==> flow/design.v <==
module fifo_synch #(
    parameter DATA_WIDTH = 8,
    parameter DEPTH = 16
)(
    input clk,
    input reset,
    input write_en,
    input read_en,
    input [DATA_WIDTH-1:0] d_in,
    output reg [DATA_WIDTH-1:0] d_out,
    output full,
    output empty
);
reg [DATA_WIDTH-1:0] memory [0:DEPTH-1];
reg [$clog2(DEPTH)-1:0] write_ptr;
reg [$clog2(DEPTH)-1:0] read_ptr;
reg [$clog2(DEPTH):0] count;
always @(posedge clk) begin
    if (reset) begin
        write_ptr <= 0;
        read_ptr <= 0;
        d_out <= 0;
        count <= 0;
    end else begin
        if (write_en && !full) begin
            memory[write_ptr] <= d_in;
            write_ptr <= (write_ptr + 1) % DEPTH;
            count <= count + 1;
        end else if (read_en && !empty) begin
            d_out <= memory[read_ptr];
            read_ptr <= (read_ptr + 1) % DEPTH;
            count <= count - 1;
        end
    end
end
assign full = (count == DEPTH);
assign empty = (count == 0);
endmodule
module fifo_synch_1 #(parameter DATA_WIDTH = 8) (
    input clk,
    input reset,
    input [DATA_WIDTH-1:0] d_in,
    input read_en,
    input write_en,
    output reg [DATA_WIDTH-1:0] d_out,
    output full,
    output empty
);
reg [DATA_WIDTH-1:0] memory;
reg counter;
always @(posedge clk) begin
    if (reset) begin
        d_out <= 0;
        memory <= 0;
        counter <= 0;
    end else begin
        if (write_en && !full) begin
            memory <= d_in;
            counter <= 1;
        end else if (read_en && !empty) begin
            d_out <= memory;
            counter <= 0;
        end
    end
end
assign full = counter;
assign empty = !counter;
endmodule
module fifo_async_1 #(
    parameter DATA_WIDTH = 8   
)(
    input write_clk,           
    input read_clk,            
    input reset,               
    input write_en,            
    input read_en,             
    input [DATA_WIDTH-1:0] d_in,  
    output reg [DATA_WIDTH-1:0] d_out,  
    output full,               
    output empty               
);
    reg [DATA_WIDTH-1:0] memory;
    reg fifo_full;             
    reg fifo_empty;            
    reg fifo_full_sync1, fifo_full_sync2;    
    reg fifo_empty_sync1, fifo_empty_sync2;  
    assign full = fifo_full;
    assign empty = fifo_empty;
    always @(posedge write_clk or posedge reset) begin
        if (reset) begin
            fifo_full <= 0;
        end else if (write_en && !fifo_full) begin
            memory <= d_in;        
            fifo_full <= 1;        
            fifo_empty <= 0;       
        end
    end
    always @(posedge read_clk or posedge reset) begin
        if (reset) begin
            fifo_empty <= 1;
            d_out <= 0;
        end else if (read_en && !fifo_empty) begin
            d_out <= memory;       
            fifo_empty <= 1;       
            fifo_full <= 0;        
        end
    end
    always @(posedge read_clk or posedge reset) begin
        if (reset) begin
            fifo_full_sync1 <= 0;
            fifo_full_sync2 <= 0;
        end else begin
            fifo_full_sync1 <= fifo_full;
            fifo_full_sync2 <= fifo_full_sync1;  
        end
    end
    always @(posedge write_clk or posedge reset) begin
        if (reset) begin
            fifo_empty_sync1 <= 1;
            fifo_empty_sync2 <= 1;
        end else begin
            fifo_empty_sync1 <= fifo_empty;
            fifo_empty_sync2 <= fifo_empty_sync1;  
        end
    end
endmodule
=== Reports on fifo_synch ===
The steps from the RTL of fifo_synch to its reports follow in flow order.
Lines are those of the file above, counted from 1.
Library cell names are shortened.
A cell with - has no value.

* Top module: fifo_synch
* Clock input: clk
* Cell library: sky130hd
* Timing corner: tt_025C_1v80

=== After elaboration ===
Source: Yosys, flattened and elaborated, memories not mapped. Widths are those after wreduce. Registers that Yosys merges into a memory's read port (data or address) are not register bits. Print and check cells do not count. Equal cells are merged and count once.
Yosys's memory passes give these memory sizes; they may raise the number of words (mostly to a power of two), join words into wider ones and drop unused or constant bits.

* Word width x clocked read ports: 8
* Memory cells: 1
* Output and inout port bits: 10
* Bits of input ports: 12
* Register bits: 13
* Elaborated cells: 25
* RAM bits: 128

{| class="wikitable"
|+ Memory list
! name !! words !! bits a word !! rd ports !! write ports !! line !! RTL
|-
| memory || 16 || 8 || 1 || 1 || 14 || <nowiki>reg [DATA_WIDTH-1:0] memory [0:DEPTH-1];</nowiki>
|}

* Multiplexer cells: 8
* Reductions and logical operators: 7
* Equal/unequal tests: 1
* Bitwise gates (word level): 1
* Add/sub/neg operators: 4

{| class="wikitable"
|+ Operator list
! operator !! count
|-
| 2-to-1 mux 8 bit || 2
|-
| 2-to-1 mux 5 bit || 2
|-
| adder 4 x 1 -> 4 bit (second input constant) || 2
|-
| 2-to-1 mux 4 bit || 2
|-
| adder 5 x 1 -> 5 bit (second input constant) || 1
|-
| subtractor 5 x 1 -> 5 bit (second input constant) || 1
|-
| == test 5 bit (second input constant) || 1
|-
| zero test 5 bit || 1
|-
| logical AND 1 bit || 2
|-
| zero test 1 bit || 2
|-
| AND reduction 2 bit || 1
|-
| nonzero test 2 bit || 1
|-
| 2-to-1 mux 1 bit || 2
|-
| inverter 1 bit || 1
|}

=== Logic depth ===
Longest topological path by Yosys (ltp), each cell counted once; first at word level (registers and memories cut), then after technology mapping (sequential cells cut; the memories' decode and read muxes count).

* Depth in word-level cells: 5
* ABC_AREA: 0
* Depth in mapped cells: 9
* Depth with buffers taken out: 8

=== Synthesis result ===
Yosys stat after the flow's synthesis: flattened, memories mapped to cells. It holds for the ABC_AREA given above (unset counts as 0); a run with the other value may have another netlist.
The area totals of this step are shown rounded.

* Cells in the netlist: 368
* Flip-flops: 149
* Mapped area: 6010 um^2
* Buffers: 18
* Sequential area: 4264 um^2

{| class="wikitable"
|+ Cell types
! cell type !! count !! total area (um^2)
|-
| edfxtp_1 || 128 || 3.84E+03
|-
| dfxtp_1 || 21 || 420.403
|-
| mux4_2 || 16 || 360.346
|-
| mux2i_1 || 34 || 340.326
|-
| nor2_1 || 35 || 131.376
|-
| ha_1 || 8 || 100.096
|-
| o22ai_1 || 16 || 100.096
|-
| a211oi_1 || 9 || 67.565
|-
| a311oi_1 || 7 || 61.309
|-
| nand2_1 || 12 || 45.043
|-
| a21oi_1 || 8 || 40.038
|-
| buf_2 || 8 || 40.038
|-
| xnor2_1 || 4 || 35.034
|-
| clkbuf_1 || 7 || 26.275
|-
| inv_1 || 7 || 26.275
|-
| o21ai_0 || 5 || 25.024
|-
| nand3b_1 || 3 || 22.522
|-
| fa_1 || 1 || 20.019
|}

Not listed: further types 29, cells in them 39.

=== Path before layout ===
Path of least setup slack by OpenSTA after synthesis, without wires, with an ideal clock, recovery checks aside; 20% of the period is set as input and as output delay. Where synthesis merged equal registers, the netlist keeps one of their names.

* Path kind: input to register
* From: input port write_en
* To: register count[4]
* Input delay: 780 ps
* Launch time at the first pin: 780 ps
* Path slack: 953 ps
* Stages on the path: 9
* Required time: 3814 ps
* Arrival: 2861 ps
* Period: 3900 ps
* Buffers on the path: 1
* Library setup time: 86 ps
* Path delay: 2167 ps
* Period reached after synthesis: 2947 ps

"path delay" = arrival - input delay + setup time.
"stages on the path": output pins that drive a net of the path, with the launching flip-flop's if there is one; two outputs of one cell count as two.
"period reached after synthesis" is the clock period less the worst setup slack; recovery checks do not enter. This is arithmetic on one report: input and output delays are still those of the set period (20% each).
The rows between start and end are the longest chain of elaborated cells between them; the timing report does not say that the signal goes this way. Where chains are equally long, one stands for them.
Each line given opens the expression or statement behind the cell; cells for indexed reads and writes are added by Yosys, which also makes memories of some case tables.
At most two assigning lines are given for a register; there are more.

* Cells stage by stage: clkbuf_1 > inv_1 > a21oi_1 > inv_1 > fa_1 > a21o_1 > a2111o_1 > o211a_1 > a211oi_1
* Length of the longest elaborated chain: 2
* Elaborated cells on any way between the ends: 3
* RTL lines with such cells: 1
* Classes of those cells: 1 x mux; 2 x reduce/logical

{| class="wikitable"
|+ RTL lines, path after synthesis
! item !! line !! RTL
|-
| start, declared || 7 || <nowiki>input write_en,</nowiki>
|-
| logical AND 1 bit || 25 || <nowiki>if (write_en && !full) begin</nowiki>
|-
| 2-to-1 mux 5 bit || 25 ||
|-
| end, assigned || 28 || <nowiki>count <= count + 1;</nowiki>
|-
| end, assigned || 32 || <nowiki>count <= count - 1;</nowiki>
|-
| end, declared || 17 || <nowiki>reg [$clog2(DEPTH):0] count;</nowiki>
|}

=== Worst path after layout ===
Path of least setup slack in the final report of entry A (OpenROAD, finished layout, wires in). Where an end is a register, its clock arrival counts in the times.
The path's times are printed in steps of 10 ps; the period is the one set.

* Path kind: register to output
* From: register count[0]
* To: output port empty
* External output delay: 630 ps
* Buffers on the path: 1
* Launch time at the first pin: 510 ps
* Stages on the path: 4
* Period: 3140 ps
* Required time: 2510 ps
* Arrival: 2160 ps
* Path slack: 350 ps

The rows between start and end are the longest chain of elaborated cells between them; the timing report does not say that the signal goes this way. Where chains are equally long, one stands for them.
At most two assigning lines are given for a register; there are more.

* Cells stage by stage: dfxtp_1 > or4_4 > nor2_1 > clkdlybuf4s50_1
* Length of the longest elaborated chain: 1
* Elaborated cells on any way between the ends: 1
* RTL lines with such cells: 1
* Classes of those cells: 1 x reduce/logical

{| class="wikitable"
|+ RTL lines, path after layout
! item !! line !! RTL
|-
| start, declared || 17 || <nowiki>reg [$clog2(DEPTH):0] count;</nowiki>
|-
| start, assigned || 28 || <nowiki>count <= count + 1;</nowiki>
|-
| start, assigned || 32 || <nowiki>count <= count - 1;</nowiki>
|-
| zero test 5 bit || 37 || <nowiki>assign empty = (count == 0);</nowiki>
|-
| end, declared || 12 || <nowiki>output empty</nowiki>
|}

Ticket comment

Module fifo_synch, platform sky130hd: 2 stored runs of the flow (Yosys, OpenROAD) with differing settings, in no particular order. Input and output delays are each 20% of the period that was set; the output load is 0.01 pF.
"period reached" = clock period - worst setup slack. The figure is calculated, with input and output delays left at 20% of the set period.
"time of the worst setup path" = time allowed to the worst setup path (clock period - input delay - output delay, where it has them) - its slack; a late launch clock adds to it, a late capture clock takes from it.
"power consumption": no workload was simulated; the value follows from the tool's default switching activity.
"time of the worst setup path" is known to 10 ps.
The results are shown rounded.

=== Entry A ===
{| class="wikitable"
! Setting !! Value
|-
| period_ns || 3.14
|-
| CORE_UTILIZATION || 55
|-
| SETUP_SLACK_MARGIN || -0.14
|-
| PLACE_DENSITY || 0.73
|-
| GPL_TIMING_DRIVEN || 1
|-
| CTS_CLUSTER_SIZE || 28
|-
| CTS_CLUSTER_DIAMETER || 297
|-
| CAP_MARGIN || 10
|-
| SLEW_MARGIN || 10
|-
| MAX_ROUTING_LAYER || met5
|-
| CORE_MARGIN || 2
|-
! Result !! Value
|-
| Period reached || 2787 ps
|-
| Chip area in the Yosys report || 6010 um^2
|-
| Lowest hold slack || 499 ps
|-
| Setup slack of the critical path || 353 ps
|-
| Time of the worst setup path || 2160 ps
|-
| Worst setup path type || register to output
|-
| Area inside the die boundary || 11780 um^2
|-
| Power consumption || 5448 µW
|-
| Setup TNS || 0 ps
|-
| Standard-cell area after routing || 7088 um^2
|}

=== Entry B ===
{| class="wikitable"
! Setting !! Value
|-
| period_ns || 1.94
|-
| CORE_UTILIZATION || 64
|-
| SETUP_SLACK_MARGIN || 0.27
|-
| PLACE_DENSITY_LB_ADDON || 0.05
|-
| TNS_END_PERCENT || 60
|-
| CTS_CLUSTER_SIZE || 52
|-
| CAP_MARGIN || 20
|-
| SLEW_MARGIN || 5
|-
| CORE_MARGIN || 2
|-
! Result !! Value
|-
| Period reached || 2165 ps
|-
| Chip area in the Yosys report || 6010 um^2
|-
| Lowest hold slack || 530 ps
|-
| Setup slack of the critical path || -225 ps
|-
| Time of the worst setup path || 2170 ps
|-
| Worst setup path type || register to register
|-
| Area inside the die boundary || 10180 um^2
|-
| Power consumption || 9913 µW
|-
| Setup TNS || -5146 ps
|-
| Standard-cell area after routing || 7664 um^2
|}
