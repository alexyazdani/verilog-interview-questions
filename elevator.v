==> flow/design.v <==
module elevator_controller(
    input clk, reset,
    input [2:0] req_floor,
    output reg [2:0] current_floor,
    output reg moving
);
    parameter IDLE = 2'b00;
    parameter MOVING_UP = 2'b01;
    parameter MOVING_DOWN = 2'b10;
    parameter ARRIVED = 2'b11;
    reg [1:0] state, next_state;
    always @(posedge clk or posedge reset) begin
        if (reset)
            state <= IDLE;
        else
            state <= next_state;
    end
    always @(*) begin
        next_state = state;  
        case (state)
            IDLE: begin
                if (req_floor > current_floor)
                    next_state = MOVING_UP;
                else if (req_floor < current_floor)
                    next_state = MOVING_DOWN;
            end
            MOVING_UP: begin
                if (current_floor == req_floor)
                    next_state = ARRIVED;
            end
            MOVING_DOWN: begin
                if (current_floor == req_floor)
                    next_state = ARRIVED;
            end
            ARRIVED: next_state = IDLE;
            default: next_state = IDLE;
        endcase
    end
    always @(posedge clk or posedge reset) begin
        if (reset) begin
            current_floor <= 3'd0;  
            moving <= 1'b0;
        end else begin
            case (state)
                MOVING_UP: begin
                    current_floor <= current_floor + 1;
                    moving <= 1'b1;
                end
                MOVING_DOWN: begin
                    current_floor <= current_floor - 1;
                    moving <= 1'b1;
                end
                ARRIVED: moving <= 1'b0;
                default: moving <= 1'b0;
            endcase
        end
    end
endmodule
== Tool chain data of elevator_controller ==
Tool output for the design above, in the order of the flow.
Line numbers count from 1 in the design file above.
Operators carry their Yosys type and port widths (W data, S select, Z words).
Library cell names are shortened.
Not given: --
Inputs
  top: elevator_controller
  clock: clk
  library: sky130hd
  library corner: tt_025C_1v80

== Word-level counts ==
Source: Yosys, flattened and elaborated, memories not mapped. Widths are those after wreduce. Registers that Yosys merges into a memory's read port (data or address) are not register bits. Print and check cells do not count.
Storage and ports
  output and inout bits: 4
  cells after elaboration: 23
  bits in registers: 6
Cells by class
  $add $sub $neg: 2
  order comparisons: 2
  reductions and logical operators: 4
  multiplexer cells: 6
  equality and inequality tests: 6
Operator list (number)
  $pmux W3 S2: 1
  $pmux W2 S3: 1
  $mux W2: 3
  $eq A2 B2 Y1 const B: 2
  $add A3 B1 Y3 const B: 1
  $sub A3 B1 Y3 const B: 1
  $gt A3 B3 Y1: 1
  $lt A3 B3 Y1: 1
  $eq A3 B3 Y1: 1
  $ne A3 B3 Y1 const B: 1
  $eq A2 B1 Y1 const B: 1
  $ne A2 B1 Y1 const B: 1
  $logic_not A2 Y1: 1
  $reduce_and A2 Y1: 1
  $reduce_bool A2 Y1: 1
  $reduce_or A2 Y1: 1
  $mux W1: 1

== Logic depth ==
Depth = most cells in a row (Yosys ltp): at word level without a register or memory, in the mapped netlist without a sequential cell, where the memories' decode and read muxes count.
Logic depth
  depth after elaboration: 4
  ABC_AREA: 0
  mapped depth: 5

== After synthesis ==
The flow's flattened synthesis, as Yosys stat reports it; memories are mapped. The netlist is that of the ABC_AREA named above (0 if unset); the other value can give another one.
Synthesis totals
  standard cells after synthesis: 38
  cell area after synthesis: 412.9 µm²
  flip-flops: 8
  sequential area: 201.4 µm²
Cell types
  dfrtp_1: number 7, total area 175.168 µm²
  ha_1: number 3, total area 37.536 µm²
  dfstp_2: number 1, total area 26.275 µm²
  inv_1: number 6, total area 22.522 µm²
  fa_1: number 1, total area 20.019 µm²
  xnor2_1: number 2, total area 17.517 µm²
  nor3b_2: number 1, total area 12.512 µm²
  o22ai_2: number 1, total area 12.512 µm²
  nor2_1: number 3, total area 11.261 µm²
  a21oi_2: number 1, total area 8.758 µm²
  a22o_1: number 1, total area 8.758 µm²
  and2b_1: number 1, total area 7.507 µm²
  nand2_1: number 2, total area 7.507 µm²
  o21bai_1: number 1, total area 7.507 µm²
  nand4_1: number 1, total area 6.256 µm²
  nor2_2: number 1, total area 6.256 µm²
  or2_1: number 1, total area 6.256 µm²
  a21oi_1: number 1, total area 5.005 µm²
Not listed: further types 3, cells in them 3.

== Timing after synthesis ==
Path of least setup slack by OpenSTA after synthesis, without wires, with an ideal clock, recovery checks aside; 20% of the period is set as input and as output delay. Where synthesis merged equal registers, the netlist keeps one of their names.
Timing path post-synthesis
  path kind: reg2reg
  start: register current_floor[0]
  end: register current_floor[2]
  buffers on the path: 0
  path slack: 0.532 ns
  time at the first pin: 0.000 ns
  driving pins on the path: 6
  data arrival time: 1.303 ns
  period: 1.96 ns
  required time: 1.835 ns
  delay of the path: 1.428 ns
  period reached after synthesis: 1.428 ns
"delay of the path" = arrival - input delay + setup time.
"driving pins on the path" counts driving pins, that of a launching flip-flop among them; a cell with two outputs on the path counts twice.
"period reached after synthesis" is the clock period less the worst setup slack; recovery checks do not enter. This is arithmetic on one report: input and output delays are still those of the set period (20% each).
Between the ends stands the longest chain of elaborated cells between them, by number of cells; it is not shown to be the way that was timed. Of several equally long chains one is given.
Each line given opens the expression or statement behind the cell; cells for indexed reads and writes are added by Yosys, which also makes memories of some case tables.
At most two assigning lines are given for a register; there are more.
Between the ends, post-synthesis
  cells stage by stage: dfrtp_1 > inv_1 > fa_1 > nor3b_2 > a21oi_2 > xnor2_1
  length of the longest elaborated chain: 2
  elaborated cells on any way between the ends: 3
  RTL lines with such cells: 3
  those cells by class: 2 x add/sub; 1 x mux
Ends and longest elaborated chain, post-synthesis
  start: declaration: RTL line 4  | output reg [2:0] current_floor,
  start: assignment: RTL line 46  | current_floor <= current_floor + 1;
  start: assignment: RTL line 50  | current_floor <= current_floor - 1;
  $sub A3 B1 Y3: RTL line 50
  $pmux W3 S2: RTL line 44  | case (state)
  end: assignment: RTL line 46
  end: assignment: RTL line 50
  end: declaration: RTL line 4

Design elevator_controller on sky130hd. What follows are 2 stored runs of the flow, each under its own settings; their order means nothing. The constraints put input and output delay at 20% of the set period each and load the outputs with 0.01 pF.

settings of run 1
{
  "period_ns": 1.01,
  "CORE_UTILIZATION": 59,
  "PLACE_DENSITY": 0.82,
  "GPL_ROUTABILITY_DRIVEN": 0,
  "CTS_CLUSTER_SIZE": 51,
  "CTS_CLUSTER_DIAMETER": 82,
  "CAP_MARGIN": 0,
  "SLEW_MARGIN": 30,
  "CORE_MARGIN": 2
}
report of run 1: did not finish, floorplan, PDN-0185

settings of run 2
{
  "period_ns": 2.56,
  "CORE_UTILIZATION": 45,
  "SETUP_SLACK_MARGIN": 0.75,
  "PLACE_DENSITY_LB_ADDON": 0.09,
  "HOLD_SLACK_MARGIN": 0.16,
  "CORE_MARGIN": 5,
  "CELL_PAD_IN_SITES_GLOBAL_PLACEMENT": 3,
  "GPL_ROUTABILITY_DRIVEN": 0,
  "MIN_ROUTING_LAYER": "met2",
  "CAP_MARGIN": 20,
  "SLEW_MARGIN": 20
}
report of run 2: did not finish, floorplan, PDN-0185
